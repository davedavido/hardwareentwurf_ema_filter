==> flow/design.v <==
module alu(
	clk,
	rst,
	op1_i,
	op2_i,
	mode_i,
	valid_i,
	res_o,
	valid_o
);
parameter Win 		= 16;
parameter Wout 		= 32;
input 					clk;
input 					rst;
input signed [Win-1:0] 	op1_i;
input signed [Win-1:0]	op2_i; 
input 					valid_i;
input [1:0] 			mode_i;
output reg signed  [Wout-1:0] res_o; 
output reg valid_o;
localparam ALU_IDLE = 2'd0;
localparam ADD 		= 2'd1;
localparam MULT		= 2'd2;
reg signed [Win-1:0] 	op1_r;
reg signed [Win-1:0] 	op2_r;
reg 					valid_r;
reg [2:0] 				mode_r;
wire signed [Wout-1:0] 	mult_res;
assign mult_res = op1_r * op2_r;
wire signed [Wout-1:0] 	add_res;
assign add_res 	= op1_r + op2_r;
always @(posedge clk) begin
	if (rst) begin
		op1_r 	<= 'd0;
		op2_r 	<= 'd0;
		mode_r 	<= ALU_IDLE;
		valid_r <= 'd0;
	end
	else begin
		op1_r 	<= op1_i;
		op2_r 	<= op2_i;
		mode_r 	<= mode_i;
		valid_r <= valid_i;
	end
end
always @(*) begin
	res_o 		= 'd0;
	valid_o 	= valid_r;
	if(mode_r == ADD) begin
		res_o 		= add_res;
	end
	else if(mode_r == MULT) begin
		res_o 		= mult_res;
	end
	else if (mode_r == ALU_IDLE) begin
		res_o 		= 'd0;
	end
end
endmodule
module ema (
		clk,
		rst, 
		x_i,
		alpha_i,
		valid_i,
		y_o,
		bussy_o,
		valid_o
);
parameter Win = 16;
parameter Wout = 16;
localparam Winternal = Win + Wout;
localparam ALU_IDLE = 2'd0;
localparam ADD 		= 2'd1;
localparam MULT		= 2'd2;
localparam IDLE 			= 2'd0;
localparam MULT_FETCH	 	= 2'd1;
localparam MULT_EXEC		= 2'd2;
localparam EVAL				= 2'd3;
input 							clk;
input 							rst;
input signed [Win-1:0] 			x_i;
input  [Win-2:0]				alpha_i;
input 							valid_i;
output wire signed	[Wout-1:0] 	y_o;
output reg						valid_o, bussy_o;
reg 							valid_r;
reg signed [Win-1:0]			x_r;
reg 	   [Win-2:0]			alpha_r;
reg signed [Win-1:0]			x_save_temp, x_save_r;
reg signed [Win-1:0]      		y_o_temp;
reg signed [Win-1:0]			y_last_r;
reg [1:0]						current_state, next_state;
reg	[1:0]						alu_mode, alu2_mode;
reg								alu_valid, alu2_valid;
reg [Win-1:0]					alu_op1, alu_op2;
reg [Win-1:0]					alu2_op1, alu2_op2;
wire 							alu_result_valid, alu2_result_valid;
wire signed [Winternal-1:0]		alu_result, alu2_result;
reg signed [Winternal-1:0]		alu_result_r, alu2_result_r;
reg signed [Win-1:0]		mult_x_a_temp, mult_x_a_r;
reg signed [Win-1:0]		mult_y_a_temp, mult_y_a_r;
alu ALU (
.clk				(clk),
.rst				(rst),
.op1_i 				(alu_op1),
.op2_i				(alu_op2),
.valid_i 			(alu_valid),
.mode_i				(alu_mode),
.res_o				(alu_result),
.valid_o 			(alu_result_valid)
);
alu ALU2 (
.clk				(clk),
.rst				(rst),
.op1_i 				(alu2_op1),
.op2_i				(alu2_op2),
.valid_i 			(alu2_valid),
.mode_i				(alu2_mode),
.res_o				(alu2_result),
.valid_o 			(alu2_result_valid)
);
always @ (posedge clk) begin
	if (rst) begin
		valid_r 		<= 1'b0;
		x_save_r 		<= 'd0;
		x_r 			<= 'd0;
		alpha_r 		<= 'd0;
		current_state 	<= IDLE;
		alu_mode		<= ALU_IDLE;
		alu_result_r 	<= 'd0;
		mult_x_a_r 		<= 'd0;
		mult_y_a_r 		<= 'd0;
		y_last_r        <= 'd0;
	end
	else begin 
		valid_r 		<= valid_i;
		x_save_r		<= x_save_temp;
		x_r				<= x_i;
		alpha_r			<= alpha_i;
		mult_x_a_r		<= mult_x_a_temp;
		mult_y_a_r		<= mult_y_a_temp;
		alu_result_r	<= alu_result;
		alu2_result_r	<= alu2_result;
		current_state   <= next_state;
		y_last_r 		<= y_o_temp;
	end
end
always @ (*) begin
	x_save_temp			= x_save_r;
	y_o_temp			= y_last_r;
	mult_x_a_temp		= mult_x_a_r;
	mult_y_a_temp		= mult_y_a_r;
	valid_o				= 1'b0;
	bussy_o				= 1'b1;
	alu_mode			= ALU_IDLE;
	alu_op1				= 'd0;
	alu_op2				= 'd0;
	alu_valid			= 1'b0;
	alu2_mode			= ALU_IDLE;
	alu2_op1			= 'd0;
	alu2_op2			= 'd0;
	alu2_valid			= 1'b0;
	next_state			= current_state;
case (current_state)
	IDLE: begin	
	bussy_o 	= 1'b0;
	alu_mode	= ALU_IDLE;
		if (valid_r) begin
			next_state	= MULT_FETCH;
		end
	end
	MULT_FETCH: begin
		alu_mode 	= MULT;
		alu_op1 	= x_r;
		alu_op2		= {1'd0, alpha_r};
		alu_valid 	= 1'b1;
		alu2_mode	= MULT;
		alu2_op1	= y_last_r;
		alu2_op2	= {1'd0, ~alpha_r};  
		alu2_valid 	= 1'b1;	
		next_state	= MULT_EXEC;
	end
	MULT_EXEC: begin
		if (alu_result_valid & alu2_result_valid) begin
		alu_mode 		= ALU_IDLE;
		alu2_mode		= ALU_IDLE;
		next_state 		= EVAL ;
		mult_x_a_temp 	= alu_result >>> (Win-1);
		mult_y_a_temp 	= alu2_result >>> (Win-1);
		end
	end
	EVAL: begin
		valid_o 		= 1'b1;
		y_o_temp		= mult_x_a_r + mult_y_a_r;
		alu_mode 		= ALU_IDLE;
		next_state		= IDLE;
	end
endcase
end
assign y_o = y_o_temp;
endmodule
---- Step by step through the tools: ema ----
Tool output for the design above, in the order of the flow.
Lines are those of the file above, counted from 1.
Operators carry their Yosys type and port widths (W data, S select, Z words).
Library cell names are shortened.
A cell with -- has no value.
inputs
  design top .............................. ema
  clock port .............................. clk
  standard-cell library ................... sky130hd
  library corner .......................... tt_025C_1v80

---- Word level ----
Counts by Yosys on the flattened word-level netlist (proc, flatten, opt, wreduce; memories kept). Register bits leave out memories and registers merged into their read ports (data or address). Print and check cells are left out. Cells with the same type and inputs are merged into one.
word-level totals
  bits in registers ....................... 36
  output and inout port bits .............. 18
  elaborated cells ........................ 28
operators by class
  $add $sub $neg .......................... 1
  equal/unequal tests ..................... 5
  multiplexer cells ....................... 9
  bitwise operators ....................... 1
  reductions and logical operators ........ 7
operator list
  cell                  number
  $pmux W16 S2          1
  $mux W16              2
  $add A16 B16 Y16      1
  $reduce_or A3 Y1      4
  $pmux W2 S4           1
  $pmux W1 S2           3
  $eq A2 B2 Y1 const B  2
  $reduce_and A2 Y1     2
  $mux W2               2
  $eq A2 B1 Y1 const B  1
  $ne A2 B1 Y1 const B  1
  $ne A2 B2 Y1 const B  1
  $logic_not A2 Y1      1
  $not A1 Y1            1

---- Logic depth ----
Depth = most cells in a row (Yosys ltp): at word level without a register or memory, in the mapped netlist without a sequential cell, where the memories' decode and read muxes count.
depth
  word-level depth ........................ 4
  ABC_AREA ................................ 0
  mapped depth ............................ 3
  mapped depth without buffers ............ 2

---- After synthesis ----
Yosys stat after the flow's synthesis: flattened, memories mapped to cells. It holds for the ABC_AREA given above (unset counts as 0); a run with the other value may have another netlist.
The area totals of this step are shown rounded.
mapped netlist
  mapped cells ............................ 69
  synthesis area .......................... 0.0007294 sq mm
  flip-flop cells ......................... 22
  buffer cells ............................ 2
cells by type
  cell type  number  total area (sq um)
  dfxtp_1    22      440.422
  nor2b_1    20      125.12
  and2b_1    9       67.565
  and2_1     4       25.024
  buf_6      1       11.261
  nor2_1     3       11.261
  inv_1      2       7.507
  nand2_1    2       7.507
  nand2b_1   1       6.256
  nor4_1     1       6.256
  or3_1      1       6.256
  a21oi_1    1       5.005
  buf_2      1       5.005
  o21ai_0    1       5.005
The figures by module come from a second, unflattened synthesis with its own total; it is not the netlist above.
second synthesis, totals
  cells (unflattened synthesis) ........... 3,078
  area total of the unflattened synthesis .. 0.02757 sq mm
Rows give one instance, submodules left out.
modules
  module  times used  cells  area (sq mm)
  alu     2           1,310  0.01182
  ema     1           458    0.003924

---- Timing after synthesis ----
Path of least setup slack by OpenSTA after synthesis, without wires, with an ideal clock, recovery checks aside; 20% of the period is set as input and as output delay. Where synthesis merged equal registers, the netlist keeps one of their names.
timing path post-synthesis
  path type ............................... reg2out
  start point ............................. reg current_state
  end point ............................... out bussy_o
  period .................................. 1.4 ns
  launch time at the first pin ............ 0.000 ns
  arrival time ............................ 0.947 ns
  required time ........................... 1.120 ns
  path slack .............................. 0.173 ns
  delay of the path ....................... 0.947 ns
  stages .................................. 3
  path buffers ............................ 1
  synthesis period reached ................ 1.227 ns
"delay of the path" is the arrival time less input delay plus setup time.
At an output port there is no setup time.
"stages" counts driving pins, that of a launching flip-flop among them; a cell with two outputs on the path counts twice.
"synthesis period reached" is the clock period less the worst setup slack; recovery checks do not enter. This is arithmetic on one report: input and output delays are still those of the set period (20% each).
An end named without its bit number is one bit of that signal or, where synthesis recoded a state register, one of its new flip-flops.
The rows between start and end are the longest chain of elaborated cells between them; the timing report does not say that the signal goes this way. Where chains are equally long, one stands for them.
A line is the first line of the expression or statement that the cell stems from. Yosys adds cells for indexed reads and writes and turns some case tables into memories.
between the ends, post-synthesis
  cell sequence ........................... dfxtp_1 -> buf_6 -> or3_1
  length of the longest elaborated chain .. 3
RTL lines, path post-synthesis
  element             line  RTL
  start: declaration  93    reg [1:0] current_state, next_state;
  start: assignment   129   current_state <= IDLE;
  start: assignment   145   current_state <= next_state;
  $eq A2 B2 Y1        165   case (current_state)
  $reduce_or A3 Y1    --
  $pmux W1 S2         165
  end: declaration    86    output reg valid_o, bussy_o;

---- Path in the finished layout ----
Path of least setup slack in the final report of run B (OpenROAD, finished layout, wires in). Where an end is a register, its clock arrival counts in the times.
timing path post-layout
  path type ............................... reg2out
  start point ............................. reg current_state
  end point ............................... out y_o[6]
  period .................................. 1.42 ns
  launch time at the first pin ............ 0.32 ns
  arrival time ............................ 1.35 ns
  required time ........................... 1.14 ns
  path slack .............................. -0.22 ns
  stages .................................. 5
  path buffers ............................ 3
An end named without its bit number is one bit of that signal or, where synthesis recoded a state register, one of its new flip-flops.
The rows between start and end are the longest chain of elaborated cells between them; the timing report does not say that the signal goes this way. Where chains are equally long, one stands for them.
between the ends, post-layout
  cell sequence ........................... dfxtp_4 -> buf_6 -> buf_4 -> and2b_1 -> buf_2
  length of the longest elaborated chain .. 3
RTL lines, path post-layout
  element             line  RTL
  start: declaration  93    reg [1:0] current_state, next_state;
  start: assignment   129   current_state <= IDLE;
  start: assignment   145   current_state <= next_state;
  $eq A2 B2 Y1        165   case (current_state)
  $reduce_or A3 Y1    --
  $pmux W16 S2        165
  end: declaration    85    output wire signed [Wout-1:0] y_o;

Hand-over note for ema

Measured data: module ema, platform sky130hd, 2 stored runs of the flow under differing settings, order arbitrary. Input and output delays are each 20% of the period that was set; the output load is 0.01 pF.
"clock period reached" means the clock period less the worst setup slack. The figure is calculated, with input and output delays left at 20% of the set period.
By "total power of the final layout" is meant OpenSTA's value without simulated activity: inputs other than the clock are taken to toggle once in ten clock periods, and the tool carries that through the logic.
Measured values are rounded.

---- run A ----
settings
  period_ns = 1.03
  CORE_UTILIZATION = 60
  PLACE_DENSITY = 0.39
  CELL_PAD_IN_SITES_GLOBAL_PLACEMENT = 3
  CELL_PAD_IN_SITES_DETAIL_PLACEMENT = 2
  TNS_END_PERCENT = 40
  ABC_AREA = 0
  GPL_TIMING_DRIVEN = 1
  CAP_MARGIN = 20
  CORE_MARGIN = 2
  SLEW_MARGIN = 20
results
  unfinished; error GPL-0301 in placement

---- run B ----
settings
  period_ns = 1.42
  CORE_UTILIZATION = 63
  SETUP_SLACK_MARGIN = -0.1
  PLACE_DENSITY_LB_ADDON = 0.13
  CELL_PAD_IN_SITES_GLOBAL_PLACEMENT = 0
  GPL_ROUTABILITY_DRIVEN = 0
  CTS_CLUSTER_SIZE = 53
  CTS_CLUSTER_DIAMETER = 52
  CAP_MARGIN = 15
  CORE_MARGIN = 2
  SLEW_MARGIN = 20
results
  clock period reached .................... 1.637 ns
  worst slack on setup checks ............. -0.217 ns
  standard-cell area of the final layout .. 0.001054 sq mm
  total power of the final layout ......... 0.00104 W
  chip area in the Yosys report ........... 0.0007294 sq mm
  lowest hold slack ....................... 0.448 ns
  die area ................................ 0.001446 sq mm

End of note.
